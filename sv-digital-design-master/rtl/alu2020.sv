==> flow/design.v <==
module alu2020 #(parameter XLEN = 32, INPUT_REG = 1, OUTPUT_REG = 1) (
    input  logic clk,
    input  logic [XLEN-1:0] a, b,
    input  logic [3:0] op,
    output logic [XLEN-1:0] s,
    output logic n, z, v, c,
    output logic hata
);
logic [XLEN-1:0] areg, breg, res;
logic [XLEN:0] subreg;
logic nreg, vreg, creg, zreg, err;
logic [3:0] opreg;
logic [4:0] shamt;
generate
if (INPUT_REG === 1)
begin
    always_ff @(posedge clk) begin
        areg <= a;
        breg <= b;
        opreg <= op;
    end
end
else begin
    assign areg = a;
    assign breg = b;
    assign opreg = op;
end
endgenerate
generate
if (OUTPUT_REG === 1)
begin
    always_ff @(posedge clk) begin
        s <= res;
        hata <= err;
        c <= creg;
        n <= nreg;
        z <= zreg;
        v <= vreg;
    end
end
else begin
    assign s = res;
    assign hata = err;
    assign c = creg;
    assign n = nreg;
    assign z = zreg;
    assign v = vreg;
end
endgenerate
logic [XLEN:0] lsl, lsr;
logic signed [XLEN:0] asr;
assign shamt = breg[4:0];
assign subreg = {1'b0, areg} - {1'b0, breg};
assign lsl = {1'b0, areg} << shamt;
assign lsr = {areg, 1'b0} >> shamt;
assign asr =  $signed({areg, 1'b0}) >>> shamt;
always_comb
begin
    creg = 1'b0;
    err = 1'b0;
    if      (opreg == 4'b0000) {creg, res} = areg + breg;
    else if (opreg == 4'b1000) begin
        creg = ~subreg[XLEN];
        res = subreg[XLEN-1:0];
    end
    else if (opreg == 4'b0001) {creg, res} = lsl;
    else if (opreg == 4'b0011) if (areg > breg) res = 32'b1; else res = 32'b0;
    else if (opreg == 4'b0010) if ($signed(areg) > $signed(breg)) res = 32'b1; else res = 32'b0;
    else if (opreg == 4'b0100) res = areg ^ breg;
    else if (opreg == 4'b0101) {res, creg} = lsr;
    else if (opreg == 4'b1101) {res, creg} = asr;
    else if (opreg == 4'b0110) res = areg | breg;
    else if (opreg == 4'b0111) res = areg & breg;
    else begin
        res = 'b0;
        err = 1'b1;
    end
end
assign zreg = (res === 0);
assign nreg = res[XLEN-1];
assign vreg = (res[XLEN-1] != areg[XLEN-1]) && (
    ((opreg == 4'b0000) && (areg[XLEN-1] == breg[XLEN-1])) ||
    ((opreg == 4'b1000) && (areg[XLEN-1] != breg[XLEN-1])) );
endmodule
=== Tool chain data of alu2020 ===
Tool output for the design above, in the order of the flow.
Line numbers count from 1 in the design file above.
Cell names lack the library's common part.
Not given: --

* Top module: alu2020
* Clock input: clk
* Standard-cell library: sky130hd
* Library corner: tt_025C_1v80

=== After elaboration ===
Counts by Yosys on the flattened word-level netlist (proc, flatten, opt, wreduce; memories kept). Register bits leave out memories and registers merged into their read ports (data or address); mux counts leave out enables and synchronous resets folded into registers. Print and check cells are left out.

* Elaborated cells: 60
* Bits of input ports: 69
* Output and inout port bits: 37
* Register bits: 105

* Reductions and logical operators: 6
* Add/sub/neg operators: 2
* Magnitude comparators: 2
* Equal/unequal tests: 13
* Muxes and demuxes: 21
* Shift-type cells: 3
* Bitwise logic cells: 4

{| class="wikitable"
|+ Operators by type and width
! cell !! number
|-
| 32-bit 2-to-1 mux || 10
|-
| 32-bit greater-than comparator || 2
|-
| 32-bit by 32-bit adder with 33-bit output || 1
|-
| 32-bit by 32-bit subtractor with 33-bit output || 1
|-
| 32-bit by 5-bit << shifter with 33-bit output || 1
|-
| 33-bit by 5-bit right shift with 33-bit output || 1
|-
| 33-bit by 5-bit >>> shifter with 33-bit output || 1
|-
| 32-bit by 1-bit === test with 1-bit output with constant B || 1
|-
| 32-bit AND || 1
|-
| 32-bit OR || 1
|-
| 32-bit bitwise XOR || 1
|-
| 4-bit by 3-bit equality test with 1-bit output with constant B || 4
|-
| 1-bit 2-to-1 mux || 11
|-
| 9-bit OR reduction || 1
|-
| 4-bit by 2-bit equality test with 1-bit output with constant B || 2
|-
| 4-bit equality test with constant B || 2
|-
| 4-bit by 1-bit equality test with 1-bit output with constant B || 1
|-
| 4-bit zero test || 1
|-
| 1-bit logical AND || 3
|-
| 1-bit inequality test || 2
|-
| 1-bit equality test || 1
|-
| 1-bit logical OR || 1
|-
| 1-bit NOT || 1
|}

=== Logic depth ===
Longest topological path by Yosys (ltp), each cell counted once; first at word level (registers and memories cut), then after technology mapping (sequential cells cut; the memories' decode and read muxes count).

* Depth in word-level cells: 13
* ABC_AREA: 1
* Mapped depth: 24
* Gate-level depth less buffers: 21

=== After synthesis ===
The flow's flattened synthesis, as Yosys stat reports it; memories are mapped. The netlist is that of the ABC_AREA named above (0 if unset); the other value can give another one.

* Sequential part of the area: 2082.0 um^2
* Mapped area: 12542.0 um^2
* Buffer cells: 104
* Standard cells after synthesis: 2234
* Flip-flop cells: 104

{| class="wikitable"
|+ Cells by type
! type !! number !! total area (um^2)
|-
| nand2_1 || 648 || 2.43E+03
|-
| nand3_1 || 423 || 2117.03
|-
| dfxtp_1 || 104 || 2.08E+03
|-
| ha_1 || 97 || 1.21E+03
|-
| inv_1 || 247 || 927.139
|-
| nor2_1 || 190 || 713.184
|-
| o21ai_0 || 98 || 490.47
|-
| a21oi_1 || 91 || 455.437
|-
| nand4_1 || 41 || 256.496
|-
| buf_2 || 47 || 235.226
|-
| nor3_1 || 31 || 155.149
|-
| xor2_1 || 14 || 122.618
|-
| o211ai_1 || 15 || 112.608
|-
| o221ai_1 || 12 || 105.101
|-
| buf_4 || 13 || 97.594
|-
| o21bai_1 || 13 || 97.594
|-
| nand2_2 || 15 || 93.84
|-
| buf_6 || 7 || 78.826
|}

Other cell types: 33; their cells: 128.

=== Worst setup path after synthesis ===
Path of least setup slack by OpenSTA after synthesis, without wires, with an ideal clock, recovery checks aside; 20% of the period is set as input and as output delay. Where synthesis merged equal registers, the netlist keeps one of their names.

* Path type: register -> register
* From: reg breg[3]
* To: reg z
* Arrival: 2.942 ns
* Path slack: 3.805 ns
* Launch time at the first pin: 0.000 ns
* Clock period: 6.81 ns
* Data required time: 6.746 ns
* Path buffers: 4
* Delay of the path: 3.006 ns
* Driving pins on the path: 24
* Setup time: 0.064 ns
* Period reached after synthesis: 3.005 ns

"delay of the path" = arrival - input delay + setup time.
"driving pins on the path": output pins that drive a net of the path, with the launching flip-flop's if there is one; two outputs of one cell count as two.
"period reached after synthesis" = period - worst setup slack (recovery checks aside). The figure is calculated, with input and output delays left at 20% of the set period.

* Cell sequence: dfxtp_1 -> inv_1 -> clkbuf_1 -> clkbuf_1 -> buf_1 -> ha_1 -> buf_4 -> nor2_1 -> nand2_1 -> nand2_1 -> nand2_1 -> nand2_2 -> inv_1 -> o21ai_1 -> nand2_1 -> nand3_1 -> nand3_1 -> nand2_1 -> nand2_1 -> nor2_1 -> nand2_1 -> nor2_1 -> nand2_1 -> nor2_1
* Elaborated cells on any way between the ends: 23
* RTL lines with such cells: 15
* Classes of those cells: 2 x add/sub; 2 x compare; 1 x eq/ne; 3 x shift; 12 x mux; 3 x logic

{| class="wikitable"
|+ Ends and longest elaborated chain, after synthesis
! what !! line !! source
|-
| start: declaration || 9 || <nowiki>logic [XLEN-1:0] areg, breg, res;</nowiki>
|-
| start: assignment || 19 || <nowiki>breg <= b;</nowiki>
|-
| end: assignment || 37 || <nowiki>z <= zreg;</nowiki>
|-
| end: declaration || 6 || <nowiki>output logic n, z, v, c,</nowiki>
|}

Chain of elaborated cells between the ends: none given.
Some nets on the timed path still bear RTL names; the line given drives or declares the net.

{| class="wikitable"
|+ Named nets, after synthesis
! net !! line !! source
|-
| res[26] || 61 || <nowiki>if      (opreg == 4'b0000) {creg, res} = areg + breg;</nowiki>
|}

=== Timing after layout ===
Path of least setup slack in the final report of flow run B (OpenROAD, finished layout, wires in). Where an end is a register, its clock arrival counts in the times.

* Path type: register -> register
* From: reg breg[2]
* To: reg z
* Driving pins on the path: 21
* Path buffers: 2
* Clock period: 11.0 ns
* Setup time: 0.06 ns
* Path slack: 6.82 ns
* Launch time at the first pin: 0.38 ns
* Data required time: 11.32 ns
* Arrival: 4.50 ns

* Cell sequence: dfxtp_2 -> buf_4 -> inv_2 -> buf_4 -> ha_1 -> inv_2 -> nor3_1 -> nand2_1 -> nand2_1 -> nand2_1 -> nand3_1 -> nand3_1 -> nand2_1 -> nand2_1 -> nand3_1 -> nand3_1 -> nor2_1 -> nand2_1 -> nor2_1 -> nand2_1 -> nor2_1
* Elaborated cells on any way between the ends: 23
* RTL lines with such cells: 15
* Classes of those cells: 2 x add/sub; 2 x compare; 1 x eq/ne; 3 x shift; 12 x mux; 3 x logic

{| class="wikitable"
|+ Ends and longest elaborated chain, post-layout
! what !! line !! source
|-
| start: declaration || 9 || <nowiki>logic [XLEN-1:0] areg, breg, res;</nowiki>
|-
| start: assignment || 19 || <nowiki>breg <= b;</nowiki>
|-
| end: assignment || 37 || <nowiki>z <= zreg;</nowiki>
|-
| end: declaration || 6 || <nowiki>output logic n, z, v, c,</nowiki>
|}

Chain of elaborated cells between the ends: none given.
Some nets on the timed path still bear RTL names; the line given drives or declares the net.

{| class="wikitable"
|+ Named nets, post-layout
! net !! line !! source
|-
| res[29] || 61 || <nowiki>if      (opreg == 4'b0000) {creg, res} = areg + breg;</nowiki>
|}

Hand-over note for alu2020

Top module alu2020; platform sky130hd; tools Yosys and OpenROAD; 2 stored runs in no particular order. Input and output delays are each 20% of the period that was set; the output load is 0.01 pF.
"achieved period" = clock period - worst setup slack. The figure is calculated, with input and output delays left at 20% of the set period.

=== Flow run A ===
{| class="wikitable"
! Setting !! Value
|-
| period_ns || 5.51
|-
| CORE_UTILIZATION || 70
|-
| SETUP_SLACK_MARGIN || 0.22
|-
| PLACE_DENSITY_LB_ADDON || 0.19
|-
| CELL_PAD_IN_SITES_GLOBAL_PLACEMENT || 0
|-
| CELL_PAD_IN_SITES_DETAIL_PLACEMENT || 1
|-
| GPL_ROUTABILITY_DRIVEN || 0
|-
| CTS_CLUSTER_SIZE || 91
|-
| CAP_MARGIN || 10
|-
| CORE_MARGIN || 2
|-
| SLEW_MARGIN || 20
|}
Did not finish, placement stopped with DPL-0033.

=== Flow run B ===
{| class="wikitable"
! Setting !! Value
|-
| period_ns || 11.0
|-
| CORE_UTILIZATION || 45
|-
| SETUP_SLACK_MARGIN || 2.13
|-
| CORE_MARGIN || 4
|-
| TNS_END_PERCENT || 5
|-
| ABC_AREA || 1
|-
| CTS_CLUSTER_SIZE || 89
|-
| SLEW_MARGIN || 0
|-
| MIN_ROUTING_LAYER || met1
|-
| CAP_MARGIN || 20
|-
! Result !! Value
|-
| Standard-cell area after routing || 13939.6 um^2
|-
| Setup total negative slack || 0.000 ns
|-
| Full die area || 30605.8 um^2
|-
| Utilization after layout || 0.513
|-
| Synthesis area || 12542.0 um^2
|-
| Worst-case hold slack || 0.571 ns
|-
| Lowest setup slack || 6.821 ns
|-
| Achieved period || 4.179 ns
|}

End of note.
