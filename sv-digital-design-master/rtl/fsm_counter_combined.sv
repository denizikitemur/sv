==> flow/design.v <==
module fsm_counter_combined (
    input  logic clk, reset, A,
    output logic unlock_reg, unlock
);
typedef enum {S0, S1, S2} statetype;
statetype state;
int count = 0;
always_ff @(posedge clk) begin
    if (reset) begin
        state <= S0;
        count <= 0;
        unlock_reg <= 1'b0;
    end
    else begin
        unlock_reg <= 1'b0;  
        case (state)
            S0:
                if (A) begin
                    state <= S1;
                    count <= 0;  
                end
                else   state <= S0;
            S1:
                if (A && count == 4) state <= S2;
                else if (A) begin
                    state <= S1;
                    count <= count + 1'b1;
                end
                else state <= S0;
            S2: begin
                unlock_reg <= 1'b1;  
                state <= S0;
            end
            default: state <= S0;
        endcase
    end
end
always_comb
    if (state == S2) unlock = 1'b1;
    else unlock = 1'b0;
endmodule
# ---- From RTL to reports: fsm_counter_combined
# What the tools print for fsm_counter_combined, step after step.
# Lines are those of the file above, counted from 1.
# Library cell names are shortened.
# Not given: n/a
dict set report inputs {
  top_module {fsm_counter_combined}
  clock {clk}
  lib {sky130hd}
  corner {tt_025C_1v80}
}

# ---- After elaboration
# Yosys after proc, flatten, opt, wreduce and memory -nomap, before mapping. Memory bits, and registers merged into a memory's read port (data or address), are not among the register bits. Print and check cells are not counted. Equal cells are merged and count once.
dict set report word_totals {
  reg_bits 65
  inputBits 3
  out_inout_bits 2
}
dict set report op_classes {
  addsub 1
  n_eq 6
  n_mux 8
  reduce_and_logical 4
}
# operator n
set op_table {}
lappend op_table {{case mux 32 bit (select 2 bit)} 2}
lappend op_table {{two-way mux 32 bit} 4}
lappend op_table {{adder 32 x 1 -> 32 bit (second input constant)} 1}
lappend op_table {{== test 32 x 1 -> 1 bit (second input constant)} 1}
lappend op_table {{== test 32 x 2 -> 1 bit (second input constant)} 1}
lappend op_table {{== test 32 x 4 -> 1 bit (second input constant)} 1}
lappend op_table {{zero test 32 bit} 1}
lappend op_table {{inequality test 2 bit (second input constant)} 3}
lappend op_table {{AND reduction 4 bit} 1}
lappend op_table {{nonzero test 2 bit} 1}
lappend op_table {{two-way mux 1 bit} 2}
lappend op_table {{logical AND 1 bit} 1}

# ---- Longest topological paths
# Longest topological path by Yosys (ltp), each cell counted once; first at word level (registers and memories cut), then after technology mapping (sequential cells cut; the memories' decode and read muxes count).
dict set report logic_depth {
  ltp_word 4
  abc_area 0
  mapped_depth 8
  mapped_depth_nobuf 7
}

# ---- Mapped cells and area
# The flow's flattened synthesis, as Yosys stat reports it; memories are mapped. The netlist is that of the ABC_AREA named above (0 if unset); the other value can give another one.
# The area totals of this step are shown rounded.
# type n
set by_type {}
lappend by_type {dfxtp_1 36}
lappend by_type {nor2_1 25}
lappend by_type {nand2_1 20}
lappend by_type {nor4_1 12}
lappend by_type {a21oi_1 13}
lappend by_type {o22a_1 7}
lappend by_type {o21ai_0 12}
lappend by_type {nand3_1 11}
lappend by_type {o21a_1 7}
lappend by_type {nor3_1 10}
lappend by_type {nand4_1 7}
lappend by_type {xnor2_1 5}
lappend by_type {and3_1 6}
lappend by_type {inv_1 7}
lappend by_type {nor4b_1 3}
lappend by_type {a31oi_1 4}
lappend by_type {ha_1 2}
lappend by_type {clkbuf_1 6}
# Not listed: further types 36, cells in them 43.
dict set report synth_totals {
  stdcells 236
  synth_area_um2 1950
  sequential_area_um2 721
  flip_flops 36
  buffers 10
}

# ---- Timing after synthesis
# Source: OpenSTA report_checks on the synthesized netlist (no wires, ideal clock, input and output delay 20% of the period each), path of least setup slack; recovery checks are left aside. Register names are those of the netlist, which keeps one name where synthesis merged equal registers.
dict set report synth_timing {
  path_type {input-to-reg}
  from {input port A}
  to {register count[29]}
  tclk_ns 3.38
  arrival_ns 1.836
  t_required_ns 3.249
  slack_ns 1.414
  path_delay_ns 1.291
  stages 6
  period_less_setup_slack_ns 1.966
}
# "path_delay_ns" is the arrival time less input delay plus setup time.
# "stages" counts driving pins, that of a launching flip-flop among them; a cell with two outputs on the path counts twice.
# "period_less_setup_slack_ns" = period - worst setup slack (recovery checks aside). The figure is calculated, with input and output delays left at 20% of the set period.
# The rows between start and end are the longest chain of elaborated cells between them; the timing report does not say that the signal goes this way. Where chains are equally long, one stands for them.
# Each line given opens the expression or statement behind the cell; cells for indexed reads and writes are added by Yosys, which also makes memories of some case tables.
# A register here has more assigning lines than the two given.
dict set report synth_between {
  path_cell_list {clkbuf_1 > o21a_1 > nand3_1 > nor4_1 > xnor2_1 > nor2_1}
  elab_chain_cells 3
}
# element line
set synth_lines {}
lappend synth_lines {{from (decl)} 2} ;# input  logic clk, reset, A,
lappend synth_lines {{two-way mux 32 bit} 25} ;# else if (A) begin
lappend synth_lines {{two-way mux 32 bit} 24} ;# if (A && count == 4) state <= S2;
lappend synth_lines {{case mux 32 bit (select 2 bit)} 16} ;# case (state)
lappend synth_lines {{to (assign)} 20} ;# count <= 0;
lappend synth_lines {{to (assign)} 27} ;# count <= count + 1'b1;
lappend synth_lines {{to (decl)} 7} ;# int count = 0;

# ---- Path in the finished layout
# From the final timing report of record 1: the path of least setup slack in the routed layout; clock arrival at registers is part of the times.
dict set report layout_timing {
  path_type {reg-to-reg}
  from {register count[0]}
  to {register count[3]}
  tclk_ns 1.8
  arrival_ns 2.10
  t_required_ns 1.98
  slack_ns -0.12
  stages 10
}
# The rows between start and end are the longest chain of elaborated cells between them; the timing report does not say that the signal goes this way. Where chains are equally long, one stands for them.
# A register here has more assigning lines than the two given.
dict set report layout_between {
  path_cell_list {dfxtp_2 > inv_2 > ha_4 > nor4b_4 > nand4_1 > buf_4 > o31ai_4 > buf_6 > nor2_4 > o21a_1}
  elab_chain_cells 4
}
# element line
set layout_lines {}
lappend layout_lines {{from (decl)} 7} ;# int count = 0;
lappend layout_lines {{from (assign)} 11} ;# count <= 0;
lappend layout_lines {{from (assign)} 27} ;# count <= count + 1'b1;
lappend layout_lines {{adder 32 x 1 -> 32 bit} 27}
lappend layout_lines {{two-way mux 32 bit} 25} ;# else if (A) begin
lappend layout_lines {{two-way mux 32 bit} 24} ;# if (A && count == 4) state <= S2;
lappend layout_lines {{case mux 32 bit (select 2 bit)} 16} ;# case (state)
lappend layout_lines {{to (assign)} 20} ;# count <= 0;
lappend layout_lines {{to (assign)} 27}
lappend layout_lines {{to (decl)} 7}

# Top module fsm_counter_combined; platform sky130hd; tools Yosys and OpenROAD; 2 stored runs in no particular order. Input and output delays are each 20% of the period that was set; the output load is 0.01 pF.
# "clock_period_reached_ns" = clock period - worst setup slack. The figure is calculated, with input and output delays left at 20% of the set period.
# "critical_path_time_ns" is the time allowed to the run's worst setup path (the clock period less input and output delay, where it has them) less its slack. Clock arrival times count: a late capture clock shortens it, a late launch clock lengthens it.
# "design_power_w" rests on the timing tool's default activity at the inputs, not on a simulated workload.
# Values from the reports are rounded here.
run="record 1" settings period_ns=1.8 CORE_UTILIZATION=31 SETUP_SLACK_MARGIN=0.43 PLACE_DENSITY_LB_ADDON=0.29 HOLD_SLACK_MARGIN=-0.01 MAX_ROUTING_LAYER="met5" CAP_MARGIN=20 CORE_MARGIN=2 SLEW_MARGIN=20
run="record 1" results post_synth_area_um2=1950 critical_path_time_ns=1.92 worst_path_kind="reg-to-reg" worst_setup_slack_ns=-0.124 clock_period_reached_ns=1.924 setup_tns_ns=-1.36 layout_utilization_pct=51.6 finish.stdcell_area_um2=3090 hold_worst_slack_ns=0.473 design_power_w=0.00167 die_footprint_um2=6930
run="record 2" settings period_ns=1.75 CORE_UTILIZATION=47 PLACE_DENSITY=0.46 HOLD_SLACK_MARGIN=0.08 CORE_MARGIN=2 CELL_PAD_IN_SITES_DETAIL_PLACEMENT=1 ABC_AREA=1 GPL_ROUTABILITY_DRIVEN=1 CTS_CLUSTER_SIZE=18 SLEW_MARGIN=35 MAX_ROUTING_LAYER="met5" CAP_MARGIN=20
run="record 2" results setup_tns_ns=0.000 worst_setup_slack_ns=0.066 clock_period_reached_ns=1.684 layout_utilization_pct=59.2 hold_worst_slack_ns=0.464 post_synth_area_um2=2740 critical_path_time_ns=1.33 worst_path_kind="input-to-reg" design_power_w=0.00164 die_footprint_um2=6450 finish.stdcell_area_um2=3300
