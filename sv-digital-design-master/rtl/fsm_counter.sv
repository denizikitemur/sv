==> flow/design.v <==
module fsm_counter (
    input  logic clk, reset, A,
    output logic unlock
);
typedef enum {S0, S1, S2} statetype;
statetype state, nextstate;
int count = 0, nextcount = 0;
always_ff @(posedge clk) begin
    if (reset) begin
        state <= S0;
        count <= 0;
    end
    else begin
        state <= nextstate;
        count <= nextcount;
    end
end
always_comb begin
    nextcount = count;  
    case (state)
        S0:
            if (A) begin
                nextstate = S1;
                nextcount = 0;  
            end
            else   nextstate = S0;
        S1:
            if (A && count == 4) nextstate = S2;
            else if (A) begin
                nextstate = S1;
                nextcount = count + 1'b1;
            end
            else nextstate = S0;
        S2: nextstate = S0;
        default: nextstate = S0;
    endcase
end
always_comb
    if (state == S2) unlock = 1'b1;
    else unlock = 1'b0;
endmodule
# Tool chain data of fsm_counter
# What the tools print for fsm_counter, step after step.
# Lines are those of the file above, counted from 1.
# Operators carry their Yosys type and port widths (W data, S select, Z words).
# Cell names lack the library's common part.
# Not given: n/a
# setup
design	fsm_counter
clk_port	clk
library	sky130hd
pvt_corner	tt_025C_1v80

# Elaborated design
# Yosys after proc, flatten, opt, wreduce and memory -nomap, before mapping. Memory bits, and registers merged into a memory's read port (data or address), are not among the register bits. Print and check cells are not counted. Equal cells are merged and count once.
# op_classes
mul	0
eq_ne	6
compare	0
n_mux	8
n_addsub	1
bitwise	0
n_div	0
n_reduce_logical	4
n_shift	0
# ops
op	n
$pmux W32 S2	2
$mux W32	4
$add A32 B1 Y32 const B	1
$eq A32 B1 Y1 const B	1
$eq A32 B2 Y1 const B	1
$eq A32 B4 Y1 const B	1
$logic_not A32 Y1	1
$ne A2 B2 Y1 const B	3
$reduce_and A4 Y1	1
$reduce_bool A2 Y1	1
$mux W1	2
$logic_and A1 B1 Y1	1
# word_totals
n_memories	0
out_inout_bits	1
input_bits	3
reg_bits	64
ram_bits	0
latch_bits	0
wordCells	21
clocked_rd_ports_x_width	0
mem_bits_ro	0

# Longest topological paths
# Depth = most cells in a row (Yosys ltp): at word level without a register or memory, in the mapped netlist without a sequential cell, where the memories' decode and read muxes count.
# logic_depth
word_depth	4
ABC_AREA	1
mapped_depth	13
depth_no_buf	12

# Netlist
# Source: synth_stat.txt of the flow (Yosys; design flattened, memories mapped). It holds for the ABC_AREA given above (unset counts as 0); a run with the other value may have another netlist.
# types
cell	n	area_total_um2
dfxtp_1	35	700.672
nand2_1	146	548.026
nor2_1	73	274.013
inv_1	70	262.752
nand3_1	48	240.23
nand4_1	17	106.352
nor2_4	7	78.826
a21oi_1	11	55.053
o21ai_0	10	50.048
nand3b_1	6	45.043
nand2_2	6	37.536
nor2_2	6	37.536
buf_2	7	35.034
nand3_2	3	30.029
xor2_1	3	26.275
ha_1	2	25.024
nor3_1	5	25.024
nor3_2	2	20.019
# Other cell types: 11; their cells: 19.
# mapped
ffs	35
stdcells	476
sequential_area_um2	700.7
yosys_area_um2	2722.6
n_buf	14

# Path before layout
# OpenSTA on the mapped netlist: ideal clock, no wires. The path of least setup slack (recovery checks aside). Input and output delay are each 20% of the period. Register names are those of the netlist, which keeps one name where synthesis merged equal registers.
# synth_path
path_type	register -> register
from	register count[0]
to	register count[18]
setup_slack_ns	0.465
stages	13
t_arrival_ns	1.396
t_first_pin_ns	0.000
t_required_ns	1.861
setup_time_ns	0.109
clock_period_ns	1.97
path_buffers	1
path_delay_ns	1.505
period_less_setup_slack_ns	1.505
# "path_delay_ns" is the arrival time less input delay plus setup time.
# "stages": output pins that drive a net of the path, with the launching flip-flop's if there is one; two outputs of one cell count as two.
# "period_less_setup_slack_ns" = period - worst setup slack (recovery checks aside). The figure is calculated, with input and output delays left at 20% of the set period.
# Between the ends stands the longest chain of elaborated cells between them, by number of cells; it is not shown to be the way that was timed. Of several equally long chains one is given.
# A line is the first line of the expression or statement that the cell stems from. Yosys adds cells for indexed reads and writes and turns some case tables into memories.
# synth_via
path_cell_list	dfxtp_1 > inv_1 > ha_1 > nand2_1 > nor2_1 > nand2_1 > nor2_2 > nand3_4 > buf_2 > nand3b_1 > nand2_1 > nand2_1 > inv_1
elab_chain_cells	4
cone_cells	8
cone_classes	add/sub (1); eq/ne (2); mux (3); reduce/logical (2)
# synth_rtl
item	line	text
start: declaration	7	int count = 0, nextcount = 0;
start: assignment	11	count <= 0;
start: assignment	15	count <= nextcount;
$add A32 B1 Y32	31	nextcount = count + 1'b1;
$mux W32	29	else if (A) begin
$mux W32	28	if (A && count == 4) nextstate = S2;
$pmux W32 S2	20	case (state)
end: assignment	11
end: assignment	15
end: declaration	7

==> results <==
Settings of 2 stored flow runs for module fsm_counter (sky130hd), not sorted in any way. The constraints put input and output delay at 20% of the set period each and load the outputs with 0.01 pF.

Entry A, flow files:
==> flow/run.sh <==
#!/bin/bash
# the make line also repeats the synthesis and layout settings of config.mk as NAME=value (left out here)
make -C /OpenROAD-flow-scripts/flow DESIGN_CONFIG=/design/flow/config.mk WORK_HOME=/design/flow/orfs CLKGATE_MAP_FILE= finish
==> flow/config.mk <==
export PLATFORM = sky130hd
export DESIGN_NAME = fsm_counter
export DESIGN_NICKNAME = fsm_counter
export VERILOG_FILES = /design/flow/design.v
export SDC_FILE = /design/flow/constraint.sdc
export NUM_CORES = 4
export LEC_CHECK = 0
export ABC_AREA = 1
export CAP_MARGIN = 20
export CELL_PAD_IN_SITES_DETAIL_PLACEMENT = 2
export CORE_ASPECT_RATIO = 0.78
export CORE_MARGIN = 5
export CORE_UTILIZATION = 57
export CTS_CLUSTER_DIAMETER = 180
export MAX_ROUTING_LAYER = met4
export MIN_ROUTING_LAYER = met2
export PLACE_DENSITY_LB_ADDON = 0.28
export SETUP_SLACK_MARGIN = -0.05
export SLEW_MARGIN = 20
export TNS_END_PERCENT = 60
==> flow/constraint.sdc <==
create_clock -name core_clock -period 1.95 [get_ports {clk}]
set_input_delay 0.3900 -clock core_clock [delete_from_list [all_inputs] [get_ports {clk}]]
set_output_delay 0.3900 -clock core_clock [all_outputs]
set_load 0.01 [all_outputs]

Entry A: incomplete, placement halted on DPL-0033

Entry B, flow files:
==> flow/run.sh <==
#!/bin/bash
# the make line also repeats the synthesis and layout settings of config.mk as NAME=value (left out here)
make -C /OpenROAD-flow-scripts/flow DESIGN_CONFIG=/design/flow/config.mk WORK_HOME=/design/flow/orfs CLKGATE_MAP_FILE= finish
==> flow/config.mk <==
export PLATFORM = sky130hd
export DESIGN_NAME = fsm_counter
export DESIGN_NICKNAME = fsm_counter
export VERILOG_FILES = /design/flow/design.v
export SDC_FILE = /design/flow/constraint.sdc
export NUM_CORES = 4
export LEC_CHECK = 0
export ABC_AREA = 0
export CAP_MARGIN = 20
export CELL_PAD_IN_SITES_DETAIL_PLACEMENT = 2
export CELL_PAD_IN_SITES_GLOBAL_PLACEMENT = 3
export CORE_ASPECT_RATIO = 1.78
export CORE_MARGIN = 2
export CORE_UTILIZATION = 60
export CTS_CLUSTER_DIAMETER = 260
export CTS_CLUSTER_SIZE = 90
export PLACE_DENSITY_LB_ADDON = 0.17
export SLEW_MARGIN = 20
export TNS_END_PERCENT = 50
==> flow/constraint.sdc <==
create_clock -name core_clock -period 2.4 [get_ports {clk}]
set_input_delay 0.4800 -clock core_clock [delete_from_list [all_inputs] [get_ports {clk}]]
set_output_delay 0.4800 -clock core_clock [all_outputs]
set_load 0.01 [all_outputs]

Entry B: incomplete, placement halted on FLW-0024
